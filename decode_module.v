==> flow/design.v <==
`timescale 1ns/10ps
module decode_module(clock,resetn,inst,ex_dest,mem_dest,wb_dest,wbbus,brbus,idbus);
input           clock;
input           resetn;
input   [15:0]  inst;
input   [2:0]   ex_dest,mem_dest,wb_dest;
input   [19:0]  wbbus;
output  [55:0]  idbus;
output  [17:0]  brbus;
parameter NOP = 4'd0;
parameter ADD = 4'd1;
parameter SUB = 4'd2;
parameter AND = 4'd3;
parameter OR  = 4'd4;
parameter NOT = 4'd5;
parameter SL  = 4'd6;
parameter SR  = 4'd7;
parameter SRU = 4'd8;
parameter ADDI= 4'd9;
parameter LD  = 4'd10;
parameter ST  = 4'd11;
parameter BR  = 4'd12;
wire        wbbus_valid;
wire [2:0]  wbbus_dest;
wire [15:0] wbbus_value;
wire        idbus_valid;
wire [3:0]  idbus_op;
wire [2:0]  idbus_dest;
wire [15:0] idbus_value1;
wire [15:0] idbus_value2;
wire [15:0] idbus_stvalue;
wire        brbus_valid;
wire        brbus_taken;
wire [15:0] brbus_offset;
wire        valid;
wire [3:0]  op;
wire [2:0]  src1;
wire [2:0]  src2;
wire [2:0]  dep2;
wire [2:0]  dest;
wire [5:0]  imm;
wire [9:0]  eimm;
wire [15:0] rout1,rout2;
reg  [55:0] idbus_reg;
assign eimm             = {10{imm[5]}};
assign op               = inst[15:12];
assign dest             = inst[11:9];
assign src1             = inst[8:6];
assign src2             = inst[5:3];
assign dep2             = op == ST ? dest : src2;
assign imm              = inst[5:0];
assign valid            = !((ex_dest && ((ex_dest == src1) || (op != NOT && op<=SRU || op==ST) && (ex_dest == dep2))) ||
                          (mem_dest && ((mem_dest == src1) || (op != NOT && op<=SRU || op==ST) && (mem_dest == dep2))) ||
                          (wb_dest && ((wb_dest == src1) || (op != NOT && op<=SRU || op==ST) && (wb_dest == dep2))));
assign idbus_op         = valid ? op : 0;
assign idbus_dest       = valid ? ((op == BR || op == ST) ? 3'd0 : dest) : 0;
assign idbus_value1     = rout1;
assign idbus_value2     = (op[3] && (|op[2:0])) ? {eimm, imm} : rout2;
assign idbus_valid      = 1;
assign idbus_stvalue    = rout2;
assign wbbus_valid      = wbbus[19];
assign wbbus_dest       = wbbus[18:16];
assign wbbus_value      = wbbus[15:0];
always@(posedge clock or negedge resetn)
if(!resetn)
    idbus_reg <= 0;
else
    idbus_reg <= {idbus_valid, idbus_op, idbus_dest, idbus_value1, idbus_value2, rout2};
assign brbus_valid = valid;
assign brbus_taken = (idbus_op == BR) & ((dest == 3'b0 ) ? (rout1 == 16'd0) : (dest == 3'b11 ) ? (|rout1) : ((dest == 3'b1 ) ^ rout1[15]));
assign brbus_offset = {eimm, imm};
regfile regs(
.clock(clock),
.wen(wbbus_valid),
.win(wbbus_value),
.raddr1(src1),
.raddr2(dep2),
.waddr(wbbus_dest),
.rout1(rout1),
.rout2(rout2)
);
assign brbus[17]=brbus_valid;
assign brbus[16]=brbus_taken;
assign brbus[15:0]=brbus_offset;
assign idbus = idbus_reg;
endmodule
`timescale 1ns/10ps
module regfile(clock,raddr1,rout1,raddr2,rout2,wen, waddr,win);
input           clock;
input           wen;
input   [15:0]  win;
input   [2:0]   raddr1,raddr2;
input   [2:0]   waddr;
output  [15:0]  rout1,rout2;
reg     [15:0]  ram[7:0];
assign rout1 = raddr1 ? ram[raddr1] : 16'd0;
assign rout2 = raddr2 ? ram[raddr2] : 16'd0;
always @(posedge clock)
begin
    ram[0]<=16'b0;
    if (wen)
    begin
        if(waddr!=0)
        begin
            ram[waddr]<= win;
        end
    end
end
endmodule
* Tool chain data of decode_module
The steps from the RTL of decode_module to its reports follow in flow order.
Line numbers count from 1 in the design file above.
The mark n/a stands for no value.
- Design top :: decode_module
- Clock :: clock
- Cell library :: sky130hd
- Corner :: tt_025C_1v80

* After elaboration
Yosys after proc, flatten, opt, wreduce and memory -nomap, before mapping. Enables and synchronous resets that opt folds into registers are not counted as muxes. Memory bits, and registers merged into a memory's read port (data or address), are not among the register bits. Print and check cells are not counted. Equal cells are merged and count once.
Yosys's memory passes give these memory sizes; they may raise the number of words (mostly to a power of two), join words into wider ones and drop unused or constant bits.
- Register bits after elaboration :: 56
- Bits in latches :: 0
- RAM bits :: 128
- Bits in read-only memories :: 0
- Word width x clocked read ports :: 0
- Memories kept :: 1
- Output and inout bits :: 74
- Word-level cells :: 55
- $add $sub $neg :: 0
- Multipliers :: 0
- Div/mod/pow operators :: 0
- $lt $le $gt $ge :: 1
- Equality and inequality tests :: 12
- Shifts and indexed selects :: 0
- Multiplexer cells :: 15
- Bitwise logic cells :: 2
- Reductions and logical operators :: 23
** Memory list
- regs.ram :: words 8, bits a word 16, read ports 2, wr ports 2, RTL line 95 : reg     [15:0]  ram[7:0];
** Operator list (count)
- two-way mux 16 bit :: 5
- equality test 3 bit :: 6
- zero test 16 bit :: 1
- OR reduction 16 bit :: 1
- two-way mux 3 bit :: 5
- equality test 4 bit with constant B :: 3
- logical AND 3 x 1 -> 1 bit :: 3
- nonzero test 3 bit :: 3
- logical OR 1 bit :: 7
- logical AND 1 bit :: 5
- inequality test 4 x 3 -> 1 bit with constant B :: 1
- <= comparator 4 bit with constant B :: 1
- two-way mux 4 bit :: 1
- two-way mux 1 bit :: 4
- equality test 3 x 1 -> 1 bit with constant B :: 1
- equality test 3 x 2 -> 1 bit with constant B :: 1
- zero test 3 bit :: 1
- OR reduction 3 bit :: 1
- AND 1 bit :: 1
- bitwise XOR 1 bit :: 1
- zero test 1 bit :: 1

* Logic depth
Yosys ltp: most cells in a row. Word level: on the elaborated netlist, between registers, memories and ports. Mapped: between sequential cells and ports; inverters and the memories' decode and read muxes count.
- Depth after elaboration :: 11
- ABC_AREA :: 0
- Mapped depth :: 11
- Gate-level depth less buffers :: 6

* Netlist
Source: synth_stat.txt of the flow (Yosys; design flattened, memories mapped). It holds for the ABC_AREA given above (unset counts as 0); a run with the other value may have another netlist.
** Cell types
- sky130_fd_sc_hd__edfxtp_1 :: count 112, total area 3.36E+03 um^2
- sky130_fd_sc_hd__dfrtp_1 :: count 56, total area 1.4E+03 um^2
- sky130_fd_sc_hd__mux2i_1 :: count 74, total area 740.71 um^2
- sky130_fd_sc_hd__mux4_2 :: count 23, total area 517.997 um^2
- sky130_fd_sc_hd__mux2_2 :: count 34, total area 382.867 um^2
- sky130_fd_sc_hd__dfxtp_1 :: count 12, total area 240.23 um^2
- sky130_fd_sc_hd__buf_4 :: count 21, total area 157.651 um^2
- sky130_fd_sc_hd__o2bb2ai_1 :: count 16, total area 140.134 um^2
- sky130_fd_sc_hd__a22o_1 :: count 10, total area 87.584 um^2
- sky130_fd_sc_hd__buf_2 :: count 17, total area 85.082 um^2
- sky130_fd_sc_hd__mux4_1 :: count 3, total area 78.826 um^2
- sky130_fd_sc_hd__nor2_1 :: count 21, total area 78.826 um^2
- sky130_fd_sc_hd__xor2_1 :: count 8, total area 70.067 um^2
- sky130_fd_sc_hd__xnor2_1 :: count 7, total area 61.309 um^2
- sky130_fd_sc_hd__nor2b_1 :: count 7, total area 43.792 um^2
- sky130_fd_sc_hd__and2_1 :: count 6, total area 37.536 um^2
- sky130_fd_sc_hd__nand2b_1 :: count 6, total area 37.536 um^2
- sky130_fd_sc_hd__a21oi_1 :: count 6, total area 30.029 um^2
Not listed: further types 34, cells in them 77.
- Mapped cells :: 516
- Mapped area :: 8082.8 um^2
- Flip-flops :: 180
- Buffer cells :: 49
By module: a second synthesis without flattening, with its own total; a netlist apart from the flattened one above.
- Cell total of the unflattened synthesis :: 565
- Area (unflattened synthesis) :: 8080.2 um^2
Rows give one instance, submodules left out.
** By module
- regfile :: times used 1, cells 342, area 5619.1 um^2, seq. area 3363.2 um^2
- decode_module :: times used 1, cells 223, area 2461.1 um^2, seq. area 1401.3 um^2

* Timing after synthesis
Source: OpenSTA report_checks on the synthesized netlist (no wires, ideal clock, input and output delay 20% of the period each), path of least setup slack; recovery checks are left aside. Register names are those of the netlist, which keeps one name where synthesis merged equal registers.
- Kind :: input port to output port
- From :: input port inst[6]
- To :: output port brbus[16]
- Period :: 3.46 ns
- Input delay :: 0.692 ns
- Launch time at the first pin :: 0.692 ns
- Data arrival time :: 2.762 ns
- Path slack :: 0.006 ns
- Delay of the path :: 2.070 ns
- Driving pins on the path :: 11
- Synthesis period reached :: 3.454 ns
"delay of the path" = arrival - input delay + setup time.
A path that ends at an output port has no setup time.
"driving pins on the path" counts driving pins, that of a launching flip-flop among them; a cell with two outputs on the path counts twice.
"synthesis period reached" is the clock period less the worst setup slack; recovery checks do not enter. This is arithmetic on one report: input and output delays are still those of the set period (20% each).
Between the ends stands the longest chain of elaborated cells between them, by number of cells; it is not shown to be the way that was timed. Of several equally long chains one is given.
Each line given opens the expression or statement behind the cell; cells for indexed reads and writes are added by Yosys, which also makes memories of some case tables.
- Path through :: sky130_fd_sc_hd__buf_6 -> sky130_fd_sc_hd__buf_12 -> sky130_fd_sc_hd__buf_2 -> sky130_fd_sc_hd__buf_2 -> sky130_fd_sc_hd__mux2_2 -> sky130_fd_sc_hd__a221oi_1 -> sky130_fd_sc_hd__o22ai_1 -> sky130_fd_sc_hd__nor4_2 -> sky130_fd_sc_hd__a2111oi_1 -> sky130_fd_sc_hd__and4bb_1 -> sky130_fd_sc_hd__buf_4
- Cells in the longest elaborated chain :: 8
** Ends and longest elaborated chain, after synthesis
- start: declaration :: RTL line 5 : input   [15:0]  inst;
- equality test 3 bit :: RTL line 52 : assign valid            = !((ex_dest && ((ex_dest == src1) || (op != NOT && op<=SRU || op==ST) && (ex_dest == ...
- logical OR 1 bit :: RTL line 52
- logical AND 3 x 1 -> 1 bit :: RTL line 52
- logical OR 1 bit (2 in a row) :: RTL line 52
- two-way mux 4 bit :: RTL line 55 : assign idbus_op         = valid ? op : 0;
- equality test 4 bit :: RTL line 70 : assign brbus_taken = (idbus_op == BR) & ((dest == 3'b0 ) ? (rout1 == 16'd0) : (dest == 3'b11 ) ? (|rout1) : (( ...
- AND 1 bit :: RTL line 70
- end: declaration :: RTL line 9 : output  [17:0]  brbus;

* Worst path after layout
Path of least setup slack in the final report of job 1 (OpenROAD, finished layout, wires in). Where an end is a register, its clock arrival counts in the times.
- Kind :: input port to output port
- From :: input port inst[7]
- To :: output port brbus[16]
- Period :: 4.9 ns
- Input delay :: 0.98 ns
- Launch time at the first pin :: 0.98 ns
- Data arrival time :: 3.78 ns
- Path slack :: 0.14 ns
- Driving pins on the path :: 9
Between the ends stands the longest chain of elaborated cells between them, by number of cells; it is not shown to be the way that was timed. Of several equally long chains one is given.
- Path through :: sky130_fd_sc_hd__dlygate4sd2_1 -> sky130_fd_sc_hd__bufbuf_16 -> sky130_fd_sc_hd__mux4_2 -> sky130_fd_sc_hd__nor4_1 -> sky130_fd_sc_hd__a21boi_1 -> sky130_fd_sc_hd__nor4_2 -> sky130_fd_sc_hd__a2111oi_1 -> sky130_fd_sc_hd__and4bb_1 -> sky130_fd_sc_hd__clkdlybuf4s50_1
- Cells in the longest elaborated chain :: 8
** Ends and longest elaborated chain, after layout
- start: declaration :: RTL line 5 : input   [15:0]  inst;
- equality test 3 bit :: RTL line 52 : assign valid            = !((ex_dest && ((ex_dest == src1) || (op != NOT && op<=SRU || op==ST) && (ex_dest == ...
- logical OR 1 bit :: RTL line 52
- logical AND 3 x 1 -> 1 bit :: RTL line 52
- logical OR 1 bit (2 in a row) :: RTL line 52
- two-way mux 4 bit :: RTL line 55 : assign idbus_op         = valid ? op : 0;
- equality test 4 bit :: RTL line 70 : assign brbus_taken = (idbus_op == BR) & ((dest == 3'b0 ) ? (rout1 == 16'd0) : (dest == 3'b11 ) ? (|rout1) : (( ...
- AND 1 bit :: RTL line 70
- end: declaration :: RTL line 9 : output  [17:0]  brbus;

Subject: flow runs of decode_module

Hi,

2 stored runs of decode_module in the flow (synthesis by Yosys, layout by OpenROAD, sky130hd cells), in arbitrary order. Constraints: input delay and output delay 20% of the set period each, output load 0.01 pF.
"achieved period" = clock period - worst setup slack. The figure is calculated, with input and output delays left at 20% of the set period.
By "worst setup path time" is meant the share of the clock period that the worst setup path is allowed (20% is reserved at inputs, 20% at outputs), minus its slack. Clock arrival times at its registers enter into it.
"power consumption": no workload was simulated; the value follows from the tool's default switching activity.

* Job 1
** Files
==> flow/run.sh <==
#!/bin/bash
# the make line also repeats the synthesis and layout settings of config.mk as NAME=value (left out here)
make -C /OpenROAD-flow-scripts/flow DESIGN_CONFIG=/design/flow/config.mk WORK_HOME=/design/flow/orfs CLKGATE_MAP_FILE= finish
==> flow/config.mk <==
export PLATFORM = sky130hd
export DESIGN_NAME = decode_module
export DESIGN_NICKNAME = decode_module
export VERILOG_FILES = /design/flow/design.v
export SDC_FILE = /design/flow/constraint.sdc
export NUM_CORES = 4
export LEC_CHECK = 0
export CAP_MARGIN = 20
export CORE_MARGIN = 2
export CORE_UTILIZATION = 40
export SLEW_MARGIN = 20
==> flow/constraint.sdc <==
create_clock -name core_clock -period 4.9 [get_ports {clock}]
set_input_delay 0.9800 -clock core_clock [delete_from_list [all_inputs] [get_ports {clock}]]
set_output_delay 0.9800 -clock core_clock [all_outputs]
set_load 0.01 [all_outputs]
** Results
- Chip area after synthesis (Yosys) :: 8082.8 um^2
- Die footprint :: 21359.8 um^2
- Std-cell area (final layout) :: 10286.1 um^2
- Utilization of the finished layout :: 52.3 %
- Setup slack of the worst path :: 0.142 ns
- Summed negative setup slack :: 0.000 ns
- Power consumption :: 0.003562 W
- Achieved period :: 4.758 ns
- Worst setup path time :: 2.80 ns
- Critical path kind :: input port to output port

* Job 2
** Files
==> flow/run.sh <==
#!/bin/bash
# the make line also repeats the synthesis and layout settings of config.mk as NAME=value (left out here)
make -C /OpenROAD-flow-scripts/flow DESIGN_CONFIG=/design/flow/config.mk WORK_HOME=/design/flow/orfs CLKGATE_MAP_FILE= finish
==> flow/config.mk <==
export PLATFORM = sky130hd
export DESIGN_NAME = decode_module
export DESIGN_NICKNAME = decode_module
export VERILOG_FILES = /design/flow/design.v
export SDC_FILE = /design/flow/constraint.sdc
export NUM_CORES = 4
export LEC_CHECK = 0
export ABC_AREA = 0
export CAP_MARGIN = 20
export CORE_ASPECT_RATIO = 0.81
export CORE_MARGIN = 2
export CORE_UTILIZATION = 72
export GPL_ROUTABILITY_DRIVEN = 0
export GPL_TIMING_DRIVEN = 1
export HOLD_SLACK_MARGIN = 0.29
export MAX_ROUTING_LAYER = met4
export PLACE_DENSITY_LB_ADDON = 0.2
export SETUP_SLACK_MARGIN = -0.31
export SLEW_MARGIN = 40
export TNS_END_PERCENT = 20
==> flow/constraint.sdc <==
create_clock -name core_clock -period 4.96 [get_ports {clock}]
set_input_delay 0.9920 -clock core_clock [delete_from_list [all_inputs] [get_ports {clock}]]
set_output_delay 0.9920 -clock core_clock [all_outputs]
set_load 0.01 [all_outputs]
** Results
- Chip area after synthesis (Yosys) :: 8082.8 um^2
- Die footprint :: 12094.0 um^2
- Std-cell area (final layout) :: 10088.4 um^2
- Utilization of the finished layout :: 93.0 %
- Setup slack of the worst path :: -0.272 ns
- Summed negative setup slack :: -0.352 ns
- Power consumption :: 0.003626 W
- Achieved period :: 5.232 ns
- Worst setup path time :: 3.25 ns
- Critical path kind :: input port to output port

Regards
